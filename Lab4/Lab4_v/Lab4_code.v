==> flow/design.v <==
`timescale 1ns / 1ps
module Lab4_code(Q, clk, Reset, up, AN, SSD);
  input clk, Reset, up;
  output [3:0] Q, AN;
  output [6:0] SSD;  
  reg [3:0] Q=0, AN=14;
  reg [6:0] SSD=0;
  always @(posedge clk or posedge Reset) begin
    if(Reset==1) Q<=0;
	 else if(up==1) Q<=Q+1;
	 else Q<=Q-1;
	end
	  always @(posedge clk or posedge Reset) begin
	 if(Reset==1) SSD<=7'b0000001;
	 else if(up==1) 
	 if(Q==15) SSD<=7'b0000001;
	 else if(Q==0) SSD<=7'b1001111;
	 else if(Q==1) SSD<=7'b0010010;
	 else if(Q==2) SSD<=7'b0000110;
	 else if(Q==3) SSD<=7'b1001100;
	 else if(Q==4) SSD<=7'b0100100;
	 else if(Q==5) SSD<=7'b0100000;
	 else if(Q==6) SSD<=7'b0001111;
	 else if(Q==7) SSD<=7'b0000000;
	 else if(Q==8) SSD<=7'b0000100;
	 else if(Q==9) SSD<=7'b0001000;
	 else if(Q==10) SSD<=7'b1100000;
	 else if(Q==11) SSD<=7'b0110001;
	 else if(Q==12) SSD<=7'b1000010;
	 else if(Q==13) SSD<=7'b0110000;
	 else SSD<=7'b0111000;
	 else
	 	 if(Q==1) SSD<=7'b0000001;
	 else if(Q==2) SSD<=7'b1001111;
	 else if(Q==3) SSD<=7'b0010010;
	 else if(Q==4) SSD<=7'b0000110;
	 else if(Q==5) SSD<=7'b1001100;
	 else if(Q==6) SSD<=7'b0100100;
	 else if(Q==7) SSD<=7'b0100000;
	 else if(Q==8) SSD<=7'b0001111;
	 else if(Q==9) SSD<=7'b0000000;
	 else if(Q==10) SSD<=7'b0000100;
	 else if(Q==11) SSD<=7'b0001000;
	 else if(Q==12) SSD<=7'b1100000;
	 else if(Q==13) SSD<=7'b0110001;
	 else if(Q==14) SSD<=7'b1000010;
	 else if(Q==15) SSD<=7'b0110000;
	 else SSD<=7'b0111000;
	 end
endmodule
# From RTL to reports: Lab4_code
# Tool output for the design above, in the order of the flow.
# Lines are those of the file above, counted from 1.
# Operators carry their Yosys type and port widths (W data, S select, Z words).
# Library cell names are shortened.
# Not given: -
dict set report design {
  top_module {Lab4_code}
  clock {clk}
  cell_library {sky130hd}
  lib_corner {tt_025C_1v80}
}

# Word level
# Source: Yosys, flattened and elaborated, memories not mapped. Widths are those after wreduce; folded enables and synchronous resets count as part of the registers. Registers that Yosys merges into a memory's read port (data or address) are not register bits. Print and check cells do not count. Equal cells are merged and count once.
dict set report classes {
  n_addsub 2
  equal 15
  n_mux 32
  reduce_and_logical 1
}
# op count
set op_table {}
lappend op_table {{$mux W7} 29}
lappend op_table {{$eq A4 B4 Y1 const B} 8}
lappend op_table {{$eq A4 B3 Y1 const B} 4}
lappend op_table {{$mux W4} 3}
lappend op_table {{$eq A4 B2 Y1 const B} 2}
lappend op_table {{$add A4 B1 Y4 const B} 1}
lappend op_table {{$sub A4 B1 Y4 const B} 1}
lappend op_table {{$eq A4 B1 Y1 const B} 1}
lappend op_table {{$logic_not A4 Y1} 1}
dict set report word_totals {
  register_bits 11
  wordCells 52
}

# Depth
# Yosys ltp: most cells in a row. Word level: on the elaborated netlist, between registers, memories and ports. Mapped: between sequential cells and ports; inverters and the memories' decode and read muxes count.
dict set report depth {
  ltp_word 17
  abc_area 0
  ltp_mapped 7
}

# After synthesis
# Yosys stat after the flow's synthesis: flattened, memories mapped to cells. It holds for the ABC_AREA given above (unset counts as 0); a run with the other value may have another netlist.
dict set report mapped {
  cell_count 118
  area_um2 973.4
  ffs 11
  buffers 14
}
# cell_type count
set by_type {}
lappend by_type {dfrtp_1 10}
lappend by_type {ha_1 5}
lappend by_type {buf_4 7}
lappend by_type {o21ai_0 9}
lappend by_type {a32oi_1 4}
lappend by_type {xnor2_1 4}
lappend by_type {nand2_1 9}
lappend by_type {buf_2 6}
lappend by_type {nor2_1 8}
lappend by_type {a221oi_1 3}
lappend by_type {dfstp_2 1}
lappend by_type {nand2b_1 4}
lappend by_type {a22oi_1 3}
lappend by_type {a21oi_1 4}
lappend by_type {inv_1 5}
lappend by_type {nor2b_1 3}
lappend by_type {o41ai_2 1}
lappend by_type {a211oi_1 2}
# Not listed: further types 23, cells in them 30.

# Timing after synthesis
# OpenSTA on the mapped netlist: ideal clock, no wires. The path of least setup slack (recovery checks aside). Input and output delay are each 20% of the period. Register names are those of the netlist, which keeps one name where synthesis merged equal registers.
dict set report synth_path {
  path_type {reg2reg}
  start {register Q[0]}
  end {register SSD[3]}
  period_ns 2.11
  t_first_pin_ns 0.000
  arrival_time_ns 1.588
  setup_slack_ns 0.396
  path_delay_ns 1.714
  driving_pins 8
  path_buffers 1
  period_less_setup_slack_ns 1.714
}
# "path_delay_ns" = arrival - input delay + setup time.
# "driving_pins" counts driving pins, that of a launching flip-flop among them; a cell with two outputs on the path counts twice.
# "period_less_setup_slack_ns" is the clock period less the worst setup slack; recovery checks do not enter. This is arithmetic on one report: input and output delays are still those of the set period (20% each).
# Between the ends stands the longest chain of elaborated cells between them, by number of cells; it is not shown to be the way that was timed. Of several equally long chains one is given.
# A line is the first line of the expression or statement that the cell stems from. Yosys adds cells for indexed reads and writes and turns some case tables into memories.
# At most two assigning lines are given for a register; there are more.
dict set report synth_between {
  cell_sequence {dfrtp_1 -> inv_1 -> ha_1 -> buf_2 -> and2_1 -> o21ai_0 -> a31oi_1 -> a311o_1}
  elab_chain_cells 17
  cone_cells 47
  classes_between {15 x eq/ne; 31 x mux; 1 x reduce/logical}
}
# item line_no
set synth_rtl {}
lappend synth_rtl {{start, declared} 4} ;# output [3:0] Q, AN;
lappend synth_rtl {{start, assigned} 10} ;# else if(up==1) Q<=Q+1;
lappend synth_rtl {{start, assigned} 11} ;# else Q<=Q-1;
lappend synth_rtl {{$eq A4 B4 Y1} 47} ;# else if(Q==15) SSD<=7'b0110000;
lappend synth_rtl {{$mux W4} 47}
lappend synth_rtl {{$mux W7} 46} ;# else if(Q==14) SSD<=7'b1000010;
lappend synth_rtl {{$mux W7} 45} ;# else if(Q==13) SSD<=7'b0110001;
lappend synth_rtl {{$mux W7} 44} ;# else if(Q==12) SSD<=7'b1100000;
lappend synth_rtl {{$mux W7} 43} ;# else if(Q==11) SSD<=7'b0001000;
lappend synth_rtl {{$mux W7} 42} ;# else if(Q==10) SSD<=7'b0000100;
lappend synth_rtl {{[3 not listed]} -}
lappend synth_rtl {{$mux W7} 38} ;# else if(Q==6) SSD<=7'b0100100;
lappend synth_rtl {{$mux W7} 37} ;# else if(Q==5) SSD<=7'b1001100;
lappend synth_rtl {{$mux W7} 36} ;# else if(Q==4) SSD<=7'b0000110;
lappend synth_rtl {{$mux W7} 35} ;# else if(Q==3) SSD<=7'b0010010;
lappend synth_rtl {{$mux W7} 34} ;# else if(Q==2) SSD<=7'b1001111;
lappend synth_rtl {{$mux W7} 33} ;# if(Q==1) SSD<=7'b0000001;
lappend synth_rtl {{$mux W7} 15} ;# else if(up==1)
lappend synth_rtl {{end, assigned} 14} ;# if(Reset==1) SSD<=7'b0000001;
lappend synth_rtl {{end, assigned} 16} ;# if(Q==15) SSD<=7'b0000001;
lappend synth_rtl {{end, declared} 5} ;# output [6:0] SSD;

# Path in the finished layout
# From the final timing report of entry B: the path of least setup slack in the routed layout; clock arrival at registers is part of the times.
dict set report layout_path {
  path_type {reg2reg}
  start {register Q[0]}
  end {register SSD[4]}
  period_ns 1.98
  t_first_pin_ns 0.29
  arrival_time_ns 1.95
  setup_slack_ns 0.19
  driving_pins 8
  path_buffers 3
}
# Between the ends stands the longest chain of elaborated cells between them, by number of cells; it is not shown to be the way that was timed. Of several equally long chains one is given.
# At most two assigning lines are given for a register; there are more.
dict set report layout_between {
  cell_sequence {dfrtp_2 -> buf_6 -> ha_4 -> buf_6 -> buf_4 -> a221oi_2 -> or3_1 -> o31ai_1}
  elab_chain_cells 16
  cone_cells 45
  classes_between {15 x eq/ne; 29 x mux; 1 x reduce/logical}
}
# item line_no
set layout_rtl {}
lappend layout_rtl {{start, declared} 4} ;# output [3:0] Q, AN;
lappend layout_rtl {{start, assigned} 10} ;# else if(up==1) Q<=Q+1;
lappend layout_rtl {{start, assigned} 11} ;# else Q<=Q-1;
lappend layout_rtl {{$eq A4 B4 Y1} 46} ;# else if(Q==14) SSD<=7'b1000010;
lappend layout_rtl {{$mux W7} 46}
lappend layout_rtl {{$mux W7} 45} ;# else if(Q==13) SSD<=7'b0110001;
lappend layout_rtl {{$mux W7} 44} ;# else if(Q==12) SSD<=7'b1100000;
lappend layout_rtl {{$mux W7} 43} ;# else if(Q==11) SSD<=7'b0001000;
lappend layout_rtl {{$mux W7} 42} ;# else if(Q==10) SSD<=7'b0000100;
lappend layout_rtl {{$mux W7} 41} ;# else if(Q==9) SSD<=7'b0000000;
lappend layout_rtl {{[2 not listed]} -}
lappend layout_rtl {{$mux W7} 38} ;# else if(Q==6) SSD<=7'b0100100;
lappend layout_rtl {{$mux W7} 37} ;# else if(Q==5) SSD<=7'b1001100;
lappend layout_rtl {{$mux W7} 36} ;# else if(Q==4) SSD<=7'b0000110;
lappend layout_rtl {{$mux W7} 35} ;# else if(Q==3) SSD<=7'b0010010;
lappend layout_rtl {{$mux W7} 34} ;# else if(Q==2) SSD<=7'b1001111;
lappend layout_rtl {{$mux W7} 33} ;# if(Q==1) SSD<=7'b0000001;
lappend layout_rtl {{$mux W7} 15} ;# else if(up==1)
lappend layout_rtl {{end, assigned} 14} ;# if(Reset==1) SSD<=7'b0000001;
lappend layout_rtl {{end, assigned} 16} ;# if(Q==15) SSD<=7'b0000001;
lappend layout_rtl {{end, declared} 5} ;# output [6:0] SSD;

==> results <==
Top module Lab4_code; platform sky130hd; tools Yosys and OpenROAD; 2 stored runs in no particular order. Input and output delays are each 20% of the period that was set; the output load is 0.01 pF.
"achievedPeriod_ns" = clock period - worst setup slack. The figure is calculated, with input and output delays left at 20% of the set period.
"power_total_uw" rests on the timing tool's default activity at the inputs, not on a simulated workload.

[flow] entry A: files
==> flow/run.sh <==
#!/bin/bash
# the make line also repeats the synthesis and layout settings of config.mk as NAME=value (left out here)
make -C /OpenROAD-flow-scripts/flow DESIGN_CONFIG=/design/flow/config.mk WORK_HOME=/design/flow/orfs CLKGATE_MAP_FILE= finish
==> flow/config.mk <==
export PLATFORM = sky130hd
export DESIGN_NAME = Lab4_code
export DESIGN_NICKNAME = Lab4_code
export VERILOG_FILES = /design/flow/design.v
export SDC_FILE = /design/flow/constraint.sdc
export NUM_CORES = 4
export LEC_CHECK = 0
export ABC_AREA = 1
export CAP_MARGIN = 20
export CELL_PAD_IN_SITES_DETAIL_PLACEMENT = 2
export CORE_MARGIN = 2
export CORE_UTILIZATION = 66
export CTS_CLUSTER_SIZE = 79
export GPL_TIMING_DRIVEN = 1
export PLACE_DENSITY = 0.85
export SETUP_SLACK_MARGIN = 0.16
export SLEW_MARGIN = 25
==> flow/constraint.sdc <==
create_clock -name core_clock -period 1.2 [get_ports {clk}]
set_input_delay 0.2400 -clock core_clock [delete_from_list [all_inputs] [get_ports {clk}]]
set_output_delay 0.2400 -clock core_clock [all_outputs]
set_load 0.01 [all_outputs]

[flow] entry A: unfinished; error DPL-0033 in placement

[flow] entry B: files
==> flow/run.sh <==
#!/bin/bash
# the make line also repeats the synthesis and layout settings of config.mk as NAME=value (left out here)
make -C /OpenROAD-flow-scripts/flow DESIGN_CONFIG=/design/flow/config.mk WORK_HOME=/design/flow/orfs CLKGATE_MAP_FILE= finish
==> flow/config.mk <==
export PLATFORM = sky130hd
export DESIGN_NAME = Lab4_code
export DESIGN_NICKNAME = Lab4_code
export VERILOG_FILES = /design/flow/design.v
export SDC_FILE = /design/flow/constraint.sdc
export NUM_CORES = 4
export LEC_CHECK = 0
export ABC_AREA = 0
export CAP_MARGIN = 20
export CELL_PAD_IN_SITES_DETAIL_PLACEMENT = 1
export CORE_MARGIN = 2
export CORE_UTILIZATION = 43
export CTS_CLUSTER_DIAMETER = 94
export MAX_ROUTING_LAYER = met5
export MIN_ROUTING_LAYER = met1
export PLACE_DENSITY = 0.49
export SETUP_SLACK_MARGIN = 0.44
export SLEW_MARGIN = 20
==> flow/constraint.sdc <==
create_clock -name core_clock -period 1.98 [get_ports {clk}]
set_input_delay 0.3960 -clock core_clock [delete_from_list [all_inputs] [get_ports {clk}]]
set_output_delay 0.3960 -clock core_clock [all_outputs]
set_load 0.01 [all_outputs]

[flow] entry B: metrics
[metrics] power_total_uw = 2524
[metrics] synth_chip_area_um2 = 973.4
[metrics] achievedPeriod_ns = 1.787
[metrics] design_die_area_um2 = 2660.5
[metrics] setupTns_ns = 0.000
[metrics] fin_ws_ns = 0.193
[metrics] utilization_pct = 71.3
